==> flow/design.v <==
module ARB0001b (
  input         CLK,
  input         RST,
  input         CYC3,
  input         CYC2,
  input         CYC1,
  input         CYC0,
  output        COMCYC,
  output [1:0]  GNT,
  output        GNT3,
  output        GNT2,
  output        GNT1,
  output        GNT0
);
    reg  [1:0] LMAS;   
    reg        EDGE;       
    reg        LASMAS;    
    reg        LGNT0;      
    reg        LGNT1;      
    reg        LGNT2;      
    reg        LGNT3;      
    wire [1:0] LGNT;
    wire       BEG;        
    wire       LCOMCYC;    
    always @ (posedge CLK) begin
      LGNT0 <= (~RST & ~LCOMCYC & LMAS == 2'b00 & ~CYC3 & ~CYC2 & ~CYC1 & CYC0) | 
               (~RST & ~LCOMCYC & LMAS == 2'b01 & ~CYC3 & ~CYC2         & CYC0) |  
               (~RST & ~LCOMCYC & LMAS == 2'b10 & ~CYC3                 & CYC0) | 
               (~RST & ~LCOMCYC & LMAS == 2'b11 &                       & CYC0) | 
               (~RST &  LCOMCYC & LGNT0); 
      LGNT1 <= (~RST & ~LCOMCYC & LMAS == 2'b00                         & CYC1) | 
               (~RST & ~LCOMCYC & LMAS == 2'b01 & ~CYC2 & ~CYC3 & ~CYC0 & CYC1) |  
               (~RST & ~LCOMCYC & LMAS == 2'b10 & ~CYC3 & ~CYC0         & CYC1) | 
               (~RST & ~LCOMCYC & LMAS == 2'b11 & ~CYC0                 & CYC1) | 
               (~RST &  LCOMCYC & LGNT1); 
      LGNT2 <= (~RST & ~LCOMCYC & LMAS == 2'b00 & ~CYC1                 & CYC2) | 
               (~RST & ~LCOMCYC & LMAS == 2'b01                         & CYC2) |
               (~RST & ~LCOMCYC & LMAS == 2'b10 & ~CYC3 & ~CYC0 & ~CYC1 & CYC2) | 
               (~RST & ~LCOMCYC & LMAS == 2'b11 & ~CYC0 & ~CYC1         & CYC2) | 
               (~RST &  LCOMCYC & LGNT2); 
      LGNT3 <= (~RST & ~LCOMCYC & LMAS == 2'b00 & ~CYC1 & ~CYC2         & CYC3) | 
               (~RST & ~LCOMCYC & LMAS == 2'b01 & ~CYC2                 & CYC3) |
               (~RST & ~LCOMCYC & LMAS == 2'b10                         & CYC3) |
               (~RST & ~LCOMCYC & LMAS == 2'b11 & ~CYC0 & ~CYC1 & ~CYC2 & CYC3) | 
               (~RST &  LCOMCYC & LGNT3); 
    end
    assign BEG = ( CYC3 | CYC2 | CYC1 | CYC0 ) & ~LCOMCYC;
    always @ (posedge CLK) begin
      LASMAS <= BEG & ~EDGE & ~LASMAS;
      EDGE   <= BEG & ~EDGE & LASMAS | BEG & EDGE & ~LASMAS;
    end
    assign LCOMCYC = ( CYC3 & LGNT3 ) | ( CYC2 & LGNT2 ) | 
                     ( CYC1 & LGNT1 ) | ( CYC0 & LGNT0 );
    assign LGNT[1] =   LGNT3 | LGNT2;
    assign LGNT[0] =   LGNT3 | LGNT1;
    always @ (posedge CLK) begin
      if (RST) begin
        LMAS <= 2'b00;
      end
      else if (LASMAS) begin
        LMAS <= LGNT; 
      end
    end
    assign COMCYC = LCOMCYC;
    assign GNT    = LGNT;
    assign GNT3   = LGNT3;
    assign GNT2   = LGNT2;
    assign GNT1   = LGNT1;
    assign GNT0   = LGNT0;
endmodule 
# Reports on ARB0001b
# Tool output for the design above, in the order of the flow.
# Lines are those of the file above, counted from 1.
# Cell names lack the library's common part.
# The mark n/a stands for no value.
[design]
design = "ARB0001b"
clk_port = "CLK"
cell_library = "sky130hd"
lib_corner = "tt_025C_1v80"

# After elaboration
# Yosys after proc, flatten, opt, wreduce and memory -nomap, before mapping. Enables and synchronous resets that opt folds into registers are not counted as muxes. Memory bits, and registers merged into a memory's read port (data or address), are not among the register bits. Print and check cells are not counted. Equal cells are merged and count once.
[bits]
reg_bits = 8
input_bits = 6
[op_classes]
eq_ne = 3
bitwise = 85
n_reduce_logical = 1
[op_table]
columns = ["cell", "n"]
rows = [
  ["bitwise AND 1 bit", 52],
  ["bitwise OR 1 bit", 25],
  ["NOT 1 bit", 8],
  ["equality test 2 bit (second input constant)", 2],
  ["equality test 2 x 1 -> 1 bit (second input constant)", 1],
  ["logical NOT 2 bit", 1],
]

# Logic depth
# Yosys ltp: most cells in a row. Word level: on the elaborated netlist, between registers, memories and ports. Mapped: between sequential cells and ports; inverters and the memories' decode and read muxes count.
[logic_depth]
ltp_word = 15
ABC_AREA = 1
depth_mapped = 9
depth_no_buf = 9

# Mapped cells and area
# Yosys stat after the flow's synthesis: flattened, memories mapped to cells. It holds for the ABC_AREA given above (unset counts as 0); a run with the other value may have another netlist.
[mapped]
cells = 75
yosys_area_mm2 = 0.0004867
sequential_area_mm2 = 0.0001602
ffs = 8
n_buf = 0
[types]
columns = ["cell", "n"]
rows = [
  ["dfxtp_1", 8],
  ["nand2_1", 18],
  ["nand4_1", 7],
  ["inv_1", 11],
  ["nor2_1", 10],
  ["nor2_4", 2],
  ["nand3_1", 4],
  ["nand2_2", 3],
  ["o2111ai_1", 2],
  ["a31oi_1", 2],
  ["o21ai_0", 2],
  ["xnor2_1", 1],
  ["o21bai_1", 1],
  ["a21oi_1", 1],
  ["nor3_1", 1],
  ["o21ai_1", 1],
  ["inv_2", 1],
]

# Path before layout
# Path of least setup slack by OpenSTA after synthesis, without wires, with an ideal clock, recovery checks aside; 20% of the period is set as input and as output delay. Where synthesis merged equal registers, the netlist keeps one of their names.
[synth_path]
path_type = "input to output"
startpoint = "input CYC3"
endpoint = "output COMCYC"
tclk_ns = 1.91
in_delay_ns = 0.382
t_arrival_ns = 0.738
path_slack_ns = 0.790
delay_ns = 0.356
stages = 4
path_buffers = 0
period_less_setup_slack_ns = 1.12
# "delay_ns" = arrival - input delay + setup time.
# At an output port there is no setup time.
# "stages" counts driving pins, that of a launching flip-flop among them; a cell with two outputs on the path counts twice.
# "period_less_setup_slack_ns" = period - worst setup slack (recovery checks aside). The figure is calculated, with input and output delays left at 20% of the set period.
# The rows between start and end are the longest chain of elaborated cells between them; the timing report does not say that the signal goes this way. Where chains are equally long, one stands for them.
# Each line given opens the expression or statement behind the cell; cells for indexed reads and writes are added by Yosys, which also makes memories of some case tables.
[synth_via]
path_cell_list = "nand2_1 nand2_2 nor2_4 inv_2"
elab_chain_len = 4
[synth_rtl]
columns = ["item", "line", "rtl"]
rows = [
  ["start: declaration", 4, "input         CYC3,"],
  ["bitwise AND 1 bit", 52, "assign LCOMCYC = ( CYC3 & LGNT3 ) | ( CYC2 & LGNT2 ) |"],
  ["bitwise OR 1 bit (3 in a row)", 52, ""],
  ["end: declaration", 8, "output        COMCYC,"],
]

# Path in the finished layout
# Path of least setup slack in the final report of stored run 1 (OpenROAD, finished layout, wires in). Where an end is a register, its clock arrival counts in the times.
[layout_path]
path_type = "register to output"
startpoint = "register LGNT3"
endpoint = "output COMCYC"
tclk_ns = 1.35
t_arrival_ns = 1.03
path_slack_ns = 0.05
stages = 6
path_buffers = 1
# The rows between start and end are the longest chain of elaborated cells between them; the timing report does not say that the signal goes this way. Where chains are equally long, one stands for them.
[layout_via]
path_cell_list = "dfxtp_4 nand2_2 nand2_2 nor2_4 inv_2 buf_6"
elab_chain_len = 4
[layout_rtl]
columns = ["item", "line", "rtl"]
rows = [
  ["start: declaration", 21, "reg        LGNT3;"],
  ["start: assignment", 41, "LGNT3 <= (~RST & ~LCOMCYC & LMAS == 2'b00 & ~CYC1 & ~CYC2         & CYC3) |"],
  ["bitwise AND 1 bit", 52, "assign LCOMCYC = ( CYC3 & LGNT3 ) | ( CYC2 & LGNT2 ) |"],
  ["bitwise OR 1 bit (3 in a row)", 52, ""],
  ["end: declaration", 8, "output        COMCYC,"],
]

# Flow measurements of ARB0001b on sky130hd: 2 stored runs with different settings, listed in no order. Input and output delays are each 20% of the period that was set; the output load is 0.01 pF.
# By "achievedPeriod_ns" is meant the clock period of the run minus its worst setup slack. This is arithmetic on one report: input and output delays are still those of the set period (20% each).
# "worst_path_time_ns" means the part of the period allowed to the worst setup path (the constraints hold back 20% at inputs and 20% at outputs) less its slack; where the path has registers, the arrival times of their clocks count too.
# By "power.total_mw" is meant OpenSTA's value without simulated activity: inputs other than the clock are taken to toggle once in ten clock periods, and the tool carries that through the logic.

[[run]]
name = "stored run 1"
[run.settings]
period_ns = 1.35
CORE_UTILIZATION = 41
SETUP_SLACK_MARGIN = 0.11
PLACE_DENSITY_LB_ADDON = 0.15
ABC_AREA = 1
CAP_MARGIN = 20
MAX_ROUTING_LAYER = "met5"
CORE_MARGIN = 2
SLEW_MARGIN = 20
[run.results]
fin_tns_ns = 0.000
design.die.area_mm2 = 0.0014788
worst_path_time_ns = 1.03
critical_path_type = "register to output"
finalCellArea_mm2 = 0.0007657
worstSetupSlack_ns = 0.053
fin_hold_ws_ns = 0.445
achievedPeriod_ns = 1.297
yosys_chip_area_mm2 = 0.0004867
post_route_util_frac = 0.689
power.total_mw = 1.160

[[run]]
name = "stored run 2"
[run.settings]
period_ns = 1.18
CORE_UTILIZATION = 41
PLACE_DENSITY = 0.68
CORE_ASPECT_RATIO = 1.01
TNS_END_PERCENT = 60
ABC_AREA = 1
GPL_TIMING_DRIVEN = 0
GPL_ROUTABILITY_DRIVEN = 0
CTS_CLUSTER_DIAMETER = 390
SLEW_MARGIN = 25
CAP_MARGIN = 20
CORE_MARGIN = 2
[run.results]
fin_tns_ns = -0.205
design.die.area_mm2 = 0.0014788
worst_path_time_ns = 1.04
critical_path_type = "register to output"
finalCellArea_mm2 = 0.0006794
worstSetupSlack_ns = -0.092
fin_hold_ws_ns = 0.416
achievedPeriod_ns = 1.272
yosys_chip_area_mm2 = 0.0004867
post_route_util_frac = 0.62
power.total_mw = 1.245
