==> flow/design.v <==
module DMA0001b (
  input          ACK_I,
  output  [4:0]  ADR_O,
  input          CLK_I,
  output         CYC_O,
  input  [31:0]  DAT_I,
  output [31:0]  DAT_O,
  input          RST_I,
  output         SEL_O,
  output         STB_O,
  output         WE_O,
  input          DMODE,
  input   [1:0]  IA,
  input  [31:0]  ID
);
  wire         INC;    
  wire         INP;    
  wire         TC;     
  reg          WE;     
  reg          SAS;    
  reg    [4:0] LADR_O; 
  reg   [31:0] LBDAT;  
  reg   [31:0] LDAT_O; 
  always @ (posedge CLK_I) begin
    SAS <= ~RST_I & ~(SAS & INP);  
    WE  <= ~RST_I & ~(WE ^ SAS);   
  end
  assign INP = ( ~DMODE & INC ) | ( DMODE & TC );
  assign TC = LADR_O[2] & LADR_O[1] & LADR_O[0];
  assign INC = ACK_I & SAS;
  always @ (posedge CLK_I) begin
    if (RST_I)
      LBDAT <= 32'b0;
    else if( INC & ~WE )  
      LBDAT <= DAT_I;
  end
  always @ (posedge CLK_I) begin
    if (RST_I)
      LDAT_O <= ID;
    else if (INC & ~WE)
      LDAT_O <= LBDAT;
  end
  always @ (posedge CLK_I) begin
    if (RST_I)
      LADR_O[2:0] <= 3'b0;
    else if (INC)
      LADR_O[2:0] <= LADR_O[2:0] + 3'b1;
  end
  always @ (posedge CLK_I) begin
    if (RST_I)
      LADR_O[4:3] <= IA;
    else 
      LADR_O[4:3] <= LADR_O[4:3];
  end
  assign ADR_O = LADR_O;
  assign CYC_O = SAS;
  assign DAT_O = LDAT_O;
  assign SEL_O = 1'b1;
  assign STB_O = SAS;
  assign WE_O  = WE;
endmodule 
# [Reports on DMA0001b]
# What the tools print for DMA0001b, step after step.
# Line numbers count from 1 in the design file above.
# Cell names lack the library's common part.
# The mark - stands for no value.
[inputs] design="DMA0001b" clock_port="CLK_I" library="sky130hd" pvt_corner="tt_025C_1v80"

# [Word-level counts]
# Source: Yosys, flattened and elaborated, memories not mapped. Widths are those after wreduce. Registers that Yosys merges into a memory's read port (data or address) are not register bits. Print and check cells do not count. Equal cells are merged and count once.
[bits] reg_bits=71 output_inout_bits=41 elab_cells=26 in_bits=70
[classes] logic=16 muxes=2 addsub=1 reduce_logical=1
[op_table] cell="2-to-1 mux 32 bit" count=2
[op_table] cell="AND 1 bit" count=9
[op_table] cell="inverter 1 bit" count=5
[op_table] cell="adder 3 x 1 -> 3 bit (second input constant)" count=1
[op_table] cell="nonzero test 2 bit" count=1
[op_table] cell="bitwise OR 1 bit" count=1
[op_table] cell="XOR 1 bit" count=1

# [Logic depth]
# Yosys ltp: most cells in a row. Word level: on the elaborated netlist, between registers, memories and ports. Mapped: between sequential cells and ports; inverters and the memories' decode and read muxes count.
[depth] ltp_word=7 abc_area=0 ltp_mapped=5 ltp_nobuf=3

# [After synthesis]
# Yosys stat after the flow's synthesis: flattened, memories mapped to cells. It holds for the ABC_AREA given above (unset counts as 0); a run with the other value may have another netlist.
[by_type] cell="edfxtp_1" count=34 area_total_um2=1.02E+03
[by_type] cell="dfxtp_1" count=37 area_total_um2=740.71
[by_type] cell="nand2b_1" count=64 area_total_um2=400.384
[by_type] cell="mux2i_1" count=32 area_total_um2=320.307
[by_type] cell="nand2_1" count=64 area_total_um2=240.23
[by_type] cell="buf_12" count=3 area_total_um2=60.058
[by_type] cell="buf_4" count=5 area_total_um2=37.536
[by_type] cell="buf_6" count=2 area_total_um2=22.522
[by_type] cell="clkbuf_1" count=6 area_total_um2=22.522
[by_type] cell="a21bo_2" count=2 area_total_um2=20.019
[by_type] cell="ha_1" count=1 area_total_um2=12.512
[by_type] cell="mux2_2" count=1 area_total_um2=11.261
[by_type] cell="a21oi_1" count=2 area_total_um2=10.01
[by_type] cell="and3b_2" count=1 area_total_um2=10.01
[by_type] cell="buf_2" count=2 area_total_um2=10.01
[by_type] cell="nand3_1" count=2 area_total_um2=10.01
[by_type] cell="a311oi_1" count=1 area_total_um2=8.758
[by_type] cell="and3b_1" count=1 area_total_um2=8.758
# Other cell types: 7; their cells: 8.
[mapped] seq_area_um2=1761.7 synth_area_um2=3012.9 n_buf=18 cells=268 flip_flops=71

# [Path before layout]
# Source: OpenSTA report_checks on the synthesized netlist (no wires, ideal clock, input and output delay 20% of the period each), path of least setup slack; recovery checks are left aside. Register names are those of the netlist, which keeps one name where synthesis merged equal registers.
[synth_path] kind="register to register" from="reg SAS" to="reg LDAT_O[0]" n_path_buf=2 setup_time_ns=0.375 clock_period_ns=1.69 slack_ns=-0.004 required_ns=1.315 delay_ns=1.695 driving_pins=5 arrival_time_ns=1.320 t_first_pin_ns=0.000 synth_period_reached_ns=1.694
# "delay_ns" = arrival - input delay + setup time.
# "driving_pins" counts driving pins, that of a launching flip-flop among them; a cell with two outputs on the path counts twice.
# "synth_period_reached_ns" = period - worst setup slack (recovery checks aside). The figure is calculated, with input and output delays left at 20% of the set period.
# The rows between start and end are the longest chain of elaborated cells between them; the timing report does not say that the signal goes this way. Where chains are equally long, one stands for them.
# Each line given opens the expression or statement behind the cell; cells for indexed reads and writes are added by Yosys, which also makes memories of some case tables.
# Only ways into the end's enable, where the timed path ends, are counted here.
[synth_between] path_cell_list="dfxtp_1 -> buf_6 -> and3b_1 -> buf_6 -> or2_2" elab_chain_len=3 cone_cells=3 cone_classes="2 x logic; 1 x reduce/logical"
[synth_rtl] item="start, declared" line=20 text="reg          SAS;"
[synth_rtl] item="start, assigned" line=25 text="SAS <= ~RST_I & ~(SAS & INP);"
[synth_rtl] item="AND 1 bit" line=30 text="assign INC = ACK_I & SAS;"
[synth_rtl] item="AND 1 bit" line=40 text="else if (INC & ~WE)"
[synth_rtl] item="nonzero test 2 bit"
[synth_rtl] item="end, assigned" line=39 text="LDAT_O <= ID;"
[synth_rtl] item="end, assigned" line=41 text="LDAT_O <= LBDAT;"
[synth_rtl] item="end, declared" line=23 text="reg   [31:0] LDAT_O;"

# [Worst path after layout]
# From the final timing report of job 1: the path of least setup slack in the routed layout; clock arrival at registers is part of the times.
[layout_path] kind="input to register" from="in ACK_I" to="reg LDAT_O[0]" clock_period_ns=2.69 required_ns=2.65 setup_time_ns=0.37 input_delay_ns=0.54 n_path_buf=1 arrival_time_ns=2.01 t_first_pin_ns=0.54 driving_pins=3 slack_ns=0.64
# The rows between start and end are the longest chain of elaborated cells between them; the timing report does not say that the signal goes this way. Where chains are equally long, one stands for them.
# Only ways into the end's enable, where the timed path ends, are counted here.
[layout_between] path_cell_list="clkdlybuf4s50_1 -> and3b_2 -> or2_2" elab_chain_len=3 cone_cells=3 cone_classes="2 x logic; 1 x reduce/logical"
[layout_rtl] item="start, declared" line=2 text="input          ACK_I,"
[layout_rtl] item="AND 1 bit" line=30 text="assign INC = ACK_I & SAS;"
[layout_rtl] item="AND 1 bit" line=40 text="else if (INC & ~WE)"
[layout_rtl] item="nonzero test 2 bit"
[layout_rtl] item="end, assigned" line=39 text="LDAT_O <= ID;"
[layout_rtl] item="end, assigned" line=41 text="LDAT_O <= LBDAT;"
[layout_rtl] item="end, declared" line=23 text="reg   [31:0] LDAT_O;"

Lab notebook: DMA0001b

2 stored runs of DMA0001b in the flow (synthesis by Yosys, layout by OpenROAD, sky130hd cells), in arbitrary order. Constraints: input delay and output delay 20% of the set period each, output load 0.01 pF.
"achieved clock period" means the clock period less the worst setup slack. The figure is calculated, with input and output delays left at 20% of the set period.
"worst setup path time" = time allowed to the worst setup path (clock period - input delay - output delay, where it has them) - its slack; a late launch clock adds to it, a late capture clock takes from it.
"power" is the tool's figure for a default switching activity; nothing was simulated.
[job 1] settings: period_ns=2.69, CAP_MARGIN=20, CORE_MARGIN=2, CORE_UTILIZATION=40, SLEW_MARGIN=20
[job 1] result: chip area after synthesis (Yosys) 3012.9 µm², die area 8242.8 µm², standard-cell area of the final layout 4276.6 µm², utilization 58.6%, worst setup slack after layout 0.640 ns, total negative slack 0.000 ns, worst hold slack 0.486 ns, power 2436 uW, achieved clock period 2.050 ns, worst setup path time 1.51 ns, worst setup path kind input to register
[job 2] settings: period_ns=1.62, CORE_UTILIZATION=17, SETUP_SLACK_MARGIN=-0.03, CORE_MARGIN=10, CELL_PAD_IN_SITES_DETAIL_PLACEMENT=0, GPL_ROUTABILITY_DRIVEN=0, MAX_ROUTING_LAYER=met4, CAP_MARGIN=20, SLEW_MARGIN=20
[job 2] result: chip area after synthesis (Yosys) 3012.9 µm², die area 23447.3 µm², standard-cell area of the final layout 4548.1 µm², utilization 26.2%, worst setup slack after layout 0.026 ns, total negative slack 0.000 ns, worst hold slack 0.481 ns, power 4535 uW, achieved clock period 1.594 ns, worst setup path time 1.27 ns, worst setup path kind register to output
